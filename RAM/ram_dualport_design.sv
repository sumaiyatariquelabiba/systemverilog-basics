==> flow/design.v <==
module ram_design(input logic clk,
                  input logic en_a, en_b,  
                  input logic [4:0] addr_a, addr_b,
                  input logic [7:0] data_in_a, data_in_b,
                  output logic [7:0] data_out_a, data_out_b
                  );
  logic [7:0] ram [31:0];
  always@(posedge clk)    
    if(en_a) begin
      ram [addr_a] <= data_in_a;  
      data_out_a <= data_in_a;
    end
    else begin 
      data_out_a <= ram [addr_a];  
    end
  always@(posedge clk)   
    if(en_b) begin
      ram [addr_b] <= data_in_b;
      data_out_b <= data_in_b;
    end
    else begin 
      data_out_b <= ram [addr_b];
    end
endmodule:ram_design
== Reports on ram_design ==
What the tools print for ram_design, step after step.
Line numbers count from 1 in the design file above.
A cell with -- has no value.

* Top: ram_design
* Clock: clk
* Standard-cell library: sky130hd
* Timing corner: tt_025C_1v80

== Elaborated design ==
Counts by Yosys on the flattened word-level netlist (proc, flatten, opt, wreduce; memories kept). Register bits leave out memories and registers merged into their read ports (data or address); mux counts leave out enables and synchronous resets folded into registers. Print and check cells are left out. Cells with the same type and inputs are merged into one.
Memory sizes are those after Yosys's memory passes, which may raise the word count (mostly to a power of two), join words into wider ones and drop unused or constant bits.

* Bits in registers: 0
* Bits in writable memories: 256
* Clocked read ports x word width: 16
* Memories kept: 1
* Bits of input ports: 29
* Output and inout port bits: 16
* Cells after elaboration: 7

{| class="wikitable"
|+ Memory list
! name !! words !! bits a word !! rd ports !! wr ports !! RTL line !! text
|-
| ram || 32 || 8 || 2 || 2 || 7 || <nowiki>logic [7:0] ram [31:0];</nowiki>
|}

* Mux-type cells: 6

{| class="wikitable"
|+ Operators with widths
! operator !! count
|-
| 8-bit 2-to-1 mux || 2
|-
| 5-bit 2-to-1 mux || 2
|-
| 1-bit 2-to-1 mux || 2
|}

== Longest topological paths ==
Yosys ltp: most cells in a row. Word level: on the elaborated netlist, between registers, memories and ports. Mapped: between sequential cells and ports; inverters and the memories' decode and read muxes count.

* Depth after elaboration: 1
* ABC_AREA: 0
* Gate-level depth with buffers: 8
* Mapped depth without buffers: 5

== Mapped cells and area ==
The flow's flattened synthesis, as Yosys stat reports it; memories are mapped. The netlist is that of the ABC_AREA named above (0 if unset); the other value can give another one.

* Standard cells after synthesis: 1155
* Chip area (Yosys): 0.0159978 mm²
* Area of sequential cells: 0.0080077 mm²
* Mapped flip-flops: 272
* Buffer cells: 114

{| class="wikitable"
|+ Cell types
! cell type !! count !! total area (µm²)
|-
| sky130_fd_sc_hd__edfxtp_1 || 256 || 7.69E+03
|-
| sky130_fd_sc_hd__mux2_2 || 204 || 2.3E+03
|-
| sky130_fd_sc_hd__mux4_2 || 98 || 2.21E+03
|-
| sky130_fd_sc_hd__mux2i_1 || 67 || 670.643
|-
| sky130_fd_sc_hd__nand2_1 || 92 || 345.331
|-
| sky130_fd_sc_hd__dfxtp_1 || 16 || 320.307
|-
| sky130_fd_sc_hd__o21ai_0 || 62 || 310.298
|-
| sky130_fd_sc_hd__clkbuf_1 || 65 || 243.984
|-
| sky130_fd_sc_hd__a22oi_1 || 25 || 187.68
|-
| sky130_fd_sc_hd__o22ai_1 || 26 || 162.656
|-
| sky130_fd_sc_hd__buf_2 || 30 || 150.144
|-
| sky130_fd_sc_hd__nor2_2 || 24 || 150.144
|-
| sky130_fd_sc_hd__mux2_4 || 9 || 135.13
|-
| sky130_fd_sc_hd__buf_4 || 14 || 105.101
|-
| sky130_fd_sc_hd__nand3_1 || 20 || 100.096
|-
| sky130_fd_sc_hd__nor2_1 || 25 || 93.84
|-
| sky130_fd_sc_hd__nor2b_1 || 14 || 87.584
|-
| sky130_fd_sc_hd__a21oi_1 || 14 || 70.067
|}

Not listed: further types 30, cells in them 94.

== Worst setup path after synthesis ==
Path of least setup slack by OpenSTA after synthesis, without wires, with an ideal clock, recovery checks aside; 20% of the period is set as input and as output delay. Where synthesis merged equal registers, the netlist keeps one of their names.

* Path kind: input port to flip-flop
* Start point: in addr_b[0]
* End point: mem ram[11][0]
* Period: 4.13 ns
* External input delay: 0.826 ns
* Setup time: 0.384 ns
* Time at the first pin: 0.826 ns
* Arrival time: 2.527 ns
* Data required time: 3.746 ns
* Setup slack: 1.219 ns
* Delay of the path: 2.085 ns
* Stages: 6
* Buffers on the path: 4
* Synthesis period reached: 2.911 ns

"delay of the path" is the arrival time less input delay plus setup time.
"stages" counts driving pins, that of a launching flip-flop among them; a cell with two outputs on the path counts twice.
"synthesis period reached" is the clock period less the worst setup slack; recovery checks do not enter. This is arithmetic on one report: input and output delays are still those of the set period (20% each).
Between the ends stands the longest chain of elaborated cells between them, by number of cells; it is not shown to be the way that was timed. Of several equally long chains one is given.
Each line given opens the expression or statement behind the cell; cells for indexed reads and writes are added by Yosys, which also makes memories of some case tables.

* Cell sequence: sky130_fd_sc_hd__buf_4 > sky130_fd_sc_hd__buf_4 > sky130_fd_sc_hd__buf_2 > sky130_fd_sc_hd__buf_2 > sky130_fd_sc_hd__nand3_1 > sky130_fd_sc_hd__o21ai_0
* Length of the longest elaborated chain: 1
* Elaborated cells between the ends (all ways): 1
* Source lines of those cells: 1
* Classes of those cells: mux: 1

{| class="wikitable"
|+ Ends and longest elaborated chain, post-synthesis
! element !! RTL line !! text
|-
| start: declaration || 3 || <nowiki>input logic [4:0] addr_a, addr_b,</nowiki>
|-
| 5-bit 2-to-1 mux || 17 || <nowiki>if(en_b) begin</nowiki>
|-
| end: declaration || 7 || <nowiki>logic [7:0] ram [31:0];</nowiki>
|}

== Worst path after layout ==
From the final timing report of run 1: the path of least setup slack in the routed layout; clock arrival at registers is part of the times.

* Path kind: input port to flip-flop
* Start point: in addr_a[4]
* End point: reg data_out_a[5]
* Period: 4.25 ns
* External input delay: 0.85 ns
* Setup time: 0.13 ns
* Time at the first pin: 0.85 ns
* Arrival time: 3.70 ns
* Data required time: 4.69 ns
* Setup slack: 0.99 ns
* Stages: 6
* Buffers on the path: 1

* Cell sequence: sky130_fd_sc_hd__clkdlybuf4s50_1 > sky130_fd_sc_hd__nor2b_1 > sky130_fd_sc_hd__nand2_1 > sky130_fd_sc_hd__o31ai_1 > sky130_fd_sc_hd__a21oi_1 > sky130_fd_sc_hd__a41oi_1

{| class="wikitable"
|+ Ends and longest elaborated chain, post-layout
! element !! RTL line !! text
|-
| start: declaration || 3 || <nowiki>input logic [4:0] addr_a, addr_b,</nowiki>
|-
| end: declaration || 5 || <nowiki>output logic [7:0] data_out_a, data_out_b</nowiki>
|}

No chain of elaborated cells between the ends is given.

Memo
Re: implementation data of ram_design

Module ram_design, platform sky130hd: 2 stored runs of the flow (Yosys, OpenROAD) with differing settings, in no particular order. Input and output delays are each 20% of the period that was set; the output load is 0.01 pF.
"critical path time" = time allowed to the worst setup path (clock period - input delay - output delay, where it has them) - its slack; a late launch clock adds to it, a late capture clock takes from it.
By "power consumption" is meant OpenSTA's value without simulated activity: inputs other than the clock are taken to toggle once in ten clock periods, and the tool carries that through the logic.

=== Run 1 ===
{| class="wikitable"
! Setting !! Value
|-
| period_ns || 4.25
|-
| CORE_UTILIZATION || 42
|-
| CELL_PAD_IN_SITES_DETAIL_PLACEMENT || 2
|-
| TNS_END_PERCENT || 65
|-
| GPL_TIMING_DRIVEN || 1
|-
| CTS_CLUSTER_DIAMETER || 257
|-
| CAP_MARGIN || 40
|-
| SLEW_MARGIN || 40
|-
| CORE_MARGIN || 2
|-
! Result !! Value
|-
| Setup total negative slack || 0.000 ns
|-
| Std-cell area (final layout) || 0.0180886 mm²
|-
| Critical path time || 2.41 ns
|-
| Critical path kind || input port to flip-flop
|-
| Power consumption || 6.618 mW
|-
| Die area || 0.0396667 mm²
|-
| Area of the synthesized netlist || 0.0159978 mm²
|-
| Lowest setup slack || 0.989 ns
|}

=== Run 2 ===
{| class="wikitable"
! Setting !! Value
|-
| period_ns || 3.02
|-
| CORE_UTILIZATION || 51
|-
| PLACE_DENSITY_LB_ADDON || 0.04
|-
| CORE_MARGIN || 6
|-
| CELL_PAD_IN_SITES_DETAIL_PLACEMENT || 1
|-
| ABC_AREA || 0
|-
| GPL_TIMING_DRIVEN || 1
|-
| CTS_CLUSTER_DIAMETER || 204
|-
| CAP_MARGIN || 35
|-
| MIN_ROUTING_LAYER || met2
|-
| MAX_ROUTING_LAYER || met5
|-
| SLEW_MARGIN || 20
|-
! Result !! Value
|-
| Setup total negative slack || 0.000 ns
|-
| Std-cell area (final layout) || 0.0187405 mm²
|-
| Critical path time || 2.17 ns
|-
| Critical path kind || input port to flip-flop
|-
| Power consumption || 9.407 mW
|-
| Die area || 0.0357626 mm²
|-
| Area of the synthesized netlist || 0.0159978 mm²
|-
| Lowest setup slack || 0.242 ns
|}
